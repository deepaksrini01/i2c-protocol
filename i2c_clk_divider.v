==> flow/design.v <==
module i2c_clk_divider(rst,ref_clk,i2c_clk);
	input wire rst,ref_clk;
	output reg i2c_clk;
	reg[9:0] count = 0;
	parameter ref_clk_freq = 1000;
	initial i2c_clk = 0;
	always@(posedge ref_clk)
				if(count == ((ref_clk_freq/2)-1))begin
				i2c_clk <= !i2c_clk;
				count <= 0;
				end
				else begin
				count <= count + 1;
				end
endmodule
== Step by step through the tools: i2c_clk_divider ==
What the tools print for i2c_clk_divider, step after step.
Line numbers count from 1 in the design file above.
Library cell names are shortened.
Not given: -

* Top module: i2c_clk_divider
* Clock port: ref_clk
* Standard-cell library: sky130hd
* Timing corner: tt_025C_1v80

== After elaboration ==
Counts by Yosys on the flattened word-level netlist (proc, flatten, opt, wreduce; memories kept). Register bits leave out memories and registers merged into their read ports (data or address); mux counts leave out enables and synchronous resets folded into registers. Print and check cells are left out. Cells with the same type and inputs are merged into one.

* Register bits: 11
* Output and inout port bits: 1
* Input bits: 2
* Cells after elaboration: 5

* Reduce/logical cells: 1
* Add/sub/neg operators: 1
* Eq/ne operators: 1

{| class="wikitable"
|+ Operator list
! kind !! count
|-
| 10-bit by 1-bit adder with 10-bit output (second input constant) || 1
|-
| 10-bit by 9-bit == test with 1-bit output (second input constant) || 1
|-
| 1-bit zero test || 1
|}

== Longest topological paths ==
Depth = most cells in a row (Yosys ltp): at word level without a register or memory, in the mapped netlist without a sequential cell, where the memories' decode and read muxes count.

* Depth after elaboration: 1
* ABC_AREA: 0
* Depth in mapped cells: 4
* Mapped depth without buffers: 4

== Synthesis result ==
Yosys stat after the flow's synthesis: flattened, memories mapped to cells. It holds for the ABC_AREA given above (unset counts as 0); a run with the other value may have another netlist.
The area totals of this step are shown rounded.

{| class="wikitable"
|+ Cells by type
! type !! count !! area in all (um2)
|-
| dfxtp_1 || 10 || 200.192
|-
| edfxtp_1 || 1 || 30.029
|-
| xor2_1 || 3 || 26.275
|-
| ha_1 || 2 || 25.024
|-
| nand2_1 || 4 || 15.014
|-
| nor2_1 || 4 || 15.014
|-
| o21ai_0 || 3 || 15.014
|-
| nand4_1 || 2 || 12.512
|-
| or3_1 || 2 || 12.512
|-
| nand4bb_1 || 1 || 11.261
|-
| a21oi_1 || 2 || 10.01
|-
| nand3_1 || 2 || 10.01
|-
| nand3_2 || 1 || 10.01
|-
| nor3_2 || 1 || 10.01
|-
| o22a_1 || 1 || 8.758
|-
| xnor2_1 || 1 || 8.758
|-
| nor3b_1 || 1 || 7.507
|-
| o211ai_1 || 1 || 7.507
|}

Not listed: further types 7, cells in them 7.

* Flip-flop cells: 11
* Sequential part of the area: 230 um2
* Buffer cells: 1
* Chip area (Yosys): 477 um2
* Standard cells after synthesis: 49

== Path before layout ==
Path of least setup slack by OpenSTA after synthesis, without wires, with an ideal clock, recovery checks aside; 20% of the period is set as input and as output delay. Where synthesis merged equal registers, the netlist keeps one of their names.

* Kind: register to register
* From: register count[0]
* To: register i2c_clk
* Path delay: 1.360 ns
* Data required time: 1.805 ns
* Time at the first pin: 0.000 ns
* Buffers on the path: 0
* Clock period: 2.15 ns
* Slack: 0.790 ns
* Data arrival time: 1.015 ns
* Stages: 4
* Setup time: 0.345 ns
* Period reached after synthesis: 1.36 ns

"path delay" is the arrival time less input delay plus setup time.
"stages" counts driving pins, that of a launching flip-flop among them; a cell with two outputs on the path counts twice.
"period reached after synthesis" = period - worst setup slack (recovery checks aside). The figure is calculated, with input and output delays left at 20% of the set period.
Between the ends stands the longest chain of elaborated cells between them, by number of cells; it is not shown to be the way that was timed. Of several equally long chains one is given.
A line is the first line of the expression or statement that the cell stems from. Yosys adds cells for indexed reads and writes and turns some case tables into memories.

* Cell sequence: dfxtp_1 -> ha_1 -> nand4bb_1 -> nor3_2
* Length of the longest elaborated chain: 1
* Elaborated cells between the ends (all ways): 1
* RTL lines with such cells: 1
* Those cells by class: eq/ne: 1

{| class="wikitable"
|+ Ends and longest elaborated chain, post-synthesis
! what !! line !! text
|-
| from (decl) || 4 || <nowiki>reg[9:0] count = 0;</nowiki>
|-
| from (assign) || 10 || <nowiki>count <= 0;</nowiki>
|-
| from (assign) || 13 || <nowiki>count <= count + 1;</nowiki>
|-
| 10-bit by 9-bit == test with 1-bit output || 8 || <nowiki>if(count == ((ref_clk_freq/2)-1))begin</nowiki>
|-
| to (assign) || 9 || <nowiki>i2c_clk <= !i2c_clk;</nowiki>
|-
| to (decl) || 3 || <nowiki>output reg i2c_clk;</nowiki>
|}

--- runs ---
Record of 2 stored runs of the RTL-to-layout flow on i2c_clk_divider, platform sky130hd. The runs are unordered. Constraints: input delay and output delay 20% of the set period each, output load 0.01 pF.

=== Stored run 1 ===
{| class="wikitable"
! Setting !! Value
|-
| period_ns || 1.88
|-
| CORE_UTILIZATION || 71
|-
| SETUP_SLACK_MARGIN || 0.19
|-
| PLACE_DENSITY_LB_ADDON || 0.29
|-
| HOLD_SLACK_MARGIN || 0.23
|-
| CELL_PAD_IN_SITES_DETAIL_PLACEMENT || 0
|-
| TNS_END_PERCENT || 85
|-
| ABC_AREA || 0
|-
| GPL_TIMING_DRIVEN || 1
|-
| GPL_ROUTABILITY_DRIVEN || 1
|-
| CTS_CLUSTER_DIAMETER || 48
|-
| MAX_ROUTING_LAYER || met5
|-
| CAP_MARGIN || 20
|-
| CORE_MARGIN || 2
|-
| SLEW_MARGIN || 20
|}
Stopped before the end: floorplanning reported PDN-0185.

=== Stored run 2 ===
{| class="wikitable"
! Setting !! Value
|-
| period_ns || 1.39
|-
| CORE_UTILIZATION || 56
|-
| CAP_MARGIN || 20
|-
| CORE_MARGIN || 2
|-
| SLEW_MARGIN || 20
|}
Stopped before the end: floorplanning reported PDN-0185.
--- end ---
