==> flow/design.v <==
module step_1(clk,rst,sda,scl);
	input	wire clk,rst;
	output	wire scl;
	output	reg  sda;
	localparam idle    = 0,
				start  = 1,
				addr_state   = 2,
				rw     = 3,
				wack   = 4,
				data_state   = 5,
				wack_2 = 6,
				stop   = 7;
	reg [3:0] 	state;
	reg [6:0]	addr;
	reg [7:0]	count;
	reg [7:0]	data;
	reg 		scl_en = 0;
	assign scl = (scl_en == 0) ? 1 : !clk;
	always@(negedge clk)
	begin : SCL_CLK
		if (rst == 1) begin
			scl_en <= 0;
		end else 
			begin
				if((state == idle) || (state == start) || (state == stop) || (state == wack_2)) begin
				scl_en <= 0;
				end
			else begin  
				scl_en <= 1;
				end
			end
		end
	always@(posedge clk)
		begin:SEQ_OUT_LOGIC
		if(rst == 1) begin
			state <= idle;
			sda   <= 1;
			addr  <= 7'h1a;
			count <= 8'b0;
			data  <= 8'b01010101;
			end
		else begin
			sda   <= 1;
			case(state)
			idle:begin
				sda   <= 1;
				state <= start;
				end
			start:begin
				sda   <= 0;
				state <= addr_state;
				count <= 6;
				end
			addr_state:begin
				sda <= addr[count];
				if(count == 0)
				state <= rw;
				else
				count <= count - 1;
				end
			rw:begin
				sda   <= 0;
				state <= wack;
				end
			wack:begin
				state <= data_state;
				sda   <= 1;
				count <= 7;
				end
			data_state:begin
				sda <= data[count];
				if(count == 0)begin
				scl_en<= 0;
				state <= wack_2;
				end
				else
				count <= count - 1;
				end
			wack_2:begin
				state <= stop;
				sda   <= 1;
				end
			stop:begin
				sda   <= 1;
				state <= idle;
				end
			endcase
		end
	end
endmodule
* Reports on step_1
Tool output for the design above, in the order of the flow.
Lines are those of the file above, counted from 1.
Operators carry their Yosys type and port widths (W data, S select, Z words).
Library cell names are shortened.
A cell with -- has no value.
- Design top :: step_1
- Clock port :: clk
- Library :: sky130hd
- Timing corner :: tt_025C_1v80

* Word-level counts
Source: Yosys, flattened and elaborated, memories not mapped. Widths are those after wreduce. Registers that Yosys merges into a memory's read port (data or address) are not register bits. Print and check cells do not count. Equal cells are merged and count once.
- Clocked read ports x word width :: 0
- Register bits after elaboration :: 13
- Bits in latches :: 0
- RAM bits :: 0
- Bits in read-only memories :: 0
- Memory cells :: 0
- Output and inout bits :: 2
- Muxes and demuxes :: 6
- Reduce/logical cells :: 8
- Bitwise gates (word level) :: 0
- Multiply operators :: 0
- Shift-type cells :: 2
- Order comparisons :: 0
- Add/sub/neg operators :: 1
- Equality and inequality tests :: 10
- Div/mod/pow operators :: 0
** Operator list (number)
- $pmux W4 S8 :: 1
- $pmux W8 S3 :: 1
- $eq A4 B3 Y1 const B :: 4
- $eq A4 B2 Y1 const B :: 2
- $shiftx A7 B8 Y1 const A :: 1
- $sub A8 B1 Y8 const B :: 1
- $shiftx A8 B8 Y1 const A :: 1
- $logic_not A8 Y1 :: 1
- $reduce_bool A8 Y1 :: 1
- $mux W8 :: 1
- $mux W4 :: 2
- $ne A2 B2 Y1 const B :: 3
- $reduce_or A2 Y1 :: 2
- $eq A4 B1 Y1 const B :: 1
- $logic_not A4 Y1 :: 1
- $reduce_bool A4 Y1 :: 1
- $reduce_and A3 Y1 :: 1
- $pmux W1 S3 :: 1
- $reduce_and A2 Y1 :: 1

* Logic depth
Depth = most cells in a row (Yosys ltp): at word level without a register or memory, in the mapped netlist without a sequential cell, where the memories' decode and read muxes count.
- Depth after elaboration :: 4
- ABC_AREA :: 0
- Mapped depth :: 6
- Gate-level depth less buffers :: 6

* Mapped cells and area
The flow's flattened synthesis, as Yosys stat reports it; memories are mapped. The netlist is that of the ABC_AREA named above (0 if unset); the other value can give another one.
Totals and module areas in this step are rounded.
** Cell types
- dfxtp_1 :: number 17, total area 340.326 um^2
- a21oi_1 :: number 7, total area 35.034 um^2
- nor2_1 :: number 9, total area 33.782 um^2
- a311oi_1 :: number 3, total area 26.275 um^2
- ha_1 :: number 2, total area 25.024 um^2
- nor4_4 :: number 1, total area 21.27 um^2
- mux2i_1 :: number 2, total area 20.019 um^2
- nand2b_1 :: number 3, total area 18.768 um^2
- nor2b_1 :: number 3, total area 18.768 um^2
- nand2_1 :: number 4, total area 15.014 um^2
- nor3b_1 :: number 2, total area 15.014 um^2
- a31oi_2 :: number 1, total area 12.512 um^2
- nor3b_2 :: number 1, total area 12.512 um^2
- nor4_1 :: number 2, total area 12.512 um^2
- or2_2 :: number 2, total area 12.512 um^2
- or3_1 :: number 2, total area 12.512 um^2
- buf_6 :: number 1, total area 11.261 um^2
- mux2_2 :: number 1, total area 11.261 um^2
Other cell types: 19; their cells: 21.
- Chip area (Yosys) :: 0.0008 mm^2
- Buffer cells :: 3
- Sequential part of the area :: 0.00034 mm^2
- Mapped flip-flops :: 17
- Mapped cells :: 84

* Timing after synthesis
Path of least setup slack by OpenSTA after synthesis, without wires, with an ideal clock, recovery checks aside; 20% of the period is set as input and as output delay. Where synthesis merged equal registers, the netlist keeps one of their names.
- Path type :: reg2reg
- Start :: reg count[0]
- End :: reg count[2]
- Driving pins on the path :: 7
- Buffers on the path :: 0
- Period :: 1740 ps
- Arrival :: 1459 ps
- Path delay :: 1550 ps
- Setup slack :: 190 ps
- Period reached after synthesis :: 1550 ps
"path delay" = arrival - input delay + setup time.
"driving pins on the path": output pins that drive a net of the path, with the launching flip-flop's if there is one; two outputs of one cell count as two.
"period reached after synthesis" is the clock period less the worst setup slack; recovery checks do not enter. This is arithmetic on one report: input and output delays are still those of the set period (20% each).
Between the ends stands the longest chain of elaborated cells between them, by number of cells; it is not shown to be the way that was timed. Of several equally long chains one is given.
A line is the first line of the expression or statement that the cell stems from. Yosys adds cells for indexed reads and writes and turns some case tables into memories.
A register here has more assigning lines than the two given.
- Cells stage by stage :: dfxtp_1 inv_1 ha_1 nor3b_2 a31oi_2 a21oi_1 a311oi_1
- Cells in the longest elaborated chain :: 3
- Elaborated cells on any way between the ends :: 6
- Those cells by class :: add/sub (1); eq/ne (1); mux (2); reduce/logical (2)
** Ends and longest elaborated chain, after synthesis
- from (decl) :: RTL line 15 : reg [7:0] count;
- from (assign) :: RTL line 59 : count <= count - 1;
- from (assign) :: RTL line 77 : count <= count - 1;
- $sub A8 B1 Y8 :: RTL line 59
- $mux W8 :: RTL line 56 : if(count == 0)
- $pmux W8 S3 :: RTL line 44 : case(state)
- to (assign) :: RTL line 59
- to (assign) :: RTL line 77
- to (decl) :: RTL line 15

* Timing after layout
From the final timing report of flow run 1: the path of least setup slack in the routed layout; clock arrival at registers is part of the times.
The path's times are printed in steps of 10 ps; the period is the one set.
- Path type :: reg2reg
- Start :: reg count[0]
- End :: reg count[2]
- Period :: 2750 ps
- Buffers on the path :: 0
- Driving pins on the path :: 7
- Setup slack :: 960 ps
- Arrival :: 1950 ps
Between the ends stands the longest chain of elaborated cells between them, by number of cells; it is not shown to be the way that was timed. Of several equally long chains one is given.
A register here has more assigning lines than the two given.
- Cells stage by stage :: dfxtp_1 inv_1 ha_1 nor3b_2 a31oi_2 a21oi_1 a311oi_1
- Cells in the longest elaborated chain :: 3
- Elaborated cells on any way between the ends :: 6
- Those cells by class :: add/sub (1); eq/ne (1); mux (2); reduce/logical (2)
** Ends and longest elaborated chain, post-layout
- from (decl) :: RTL line 15 : reg [7:0] count;
- from (assign) :: RTL line 59 : count <= count - 1;
- from (assign) :: RTL line 77 : count <= count - 1;
- $sub A8 B1 Y8 :: RTL line 59
- $mux W8 :: RTL line 56 : if(count == 0)
- $pmux W8 S3 :: RTL line 44 : case(state)
- to (assign) :: RTL line 59
- to (assign) :: RTL line 77
- to (decl) :: RTL line 15

Lab notebook: step_1

Measured data: module step_1, platform sky130hd, 2 stored runs of the flow under differing settings, order arbitrary. Input and output delays are each 20% of the period that was set; the output load is 0.01 pF.
"clock period reached" means the clock period less the worst setup slack. The figure is calculated, with input and output delays left at 20% of the set period.
"time on the worst setup path": the worst setup path's part of the clock period (all of it between registers, 20% less for each end at a port) less its slack. A launch clock that arrives late makes it longer, a capture clock that arrives late makes it shorter.
"power" rests on the timing tool's default activity at the inputs, not on a simulated workload.
"time on the worst setup path" is known to 10 ps.
Measured values are rounded.

** Flow run 1
- Settings :: period_ns=2.75; CORE_UTILIZATION=26; SETUP_SLACK_MARGIN=0.59; PLACE_DENSITY_LB_ADDON=0.06; CORE_ASPECT_RATIO=1.35; CORE_MARGIN=7; TNS_END_PERCENT=40; ABC_AREA=0; GPL_TIMING_DRIVEN=1; GPL_ROUTABILITY_DRIVEN=0; CTS_CLUSTER_SIZE=64; CTS_CLUSTER_DIAMETER=172; SLEW_MARGIN=35; MIN_ROUTING_LAYER=met1; CAP_MARGIN=20
- Die footprint :: 0.0048 mm^2
- Utilization of the finished layout :: 30%
- Standard-cell area of the final layout :: 0.00089 mm^2
- Area of the synthesized netlist :: 0.0008 mm^2
- Time on the worst setup path :: 1790 ps
- Type of the worst setup path :: reg2reg
- Total negative slack on setup checks :: 0 ps
- Power :: 650 µW
- Setup slack of the critical path :: 960 ps
- Clock period reached :: 1787 ps
- Worst hold slack in the final report :: 410 ps

** Flow run 2
- Settings :: period_ns=1.79; SETUP_SLACK_MARGIN=0.41; CAP_MARGIN=20; CORE_MARGIN=2; CORE_UTILIZATION=40; SLEW_MARGIN=20
- Die footprint :: 0.0024 mm^2
- Utilization of the finished layout :: 54%
- Standard-cell area of the final layout :: 0.001 mm^2
- Area of the synthesized netlist :: 0.0008 mm^2
- Time on the worst setup path :: 1420 ps
- Type of the worst setup path :: reg2reg
- Total negative slack on setup checks :: 0 ps
- Power :: 1100 µW
- Setup slack of the critical path :: 370 ps
- Clock period reached :: 1425 ps
- Worst hold slack in the final report :: 420 ps
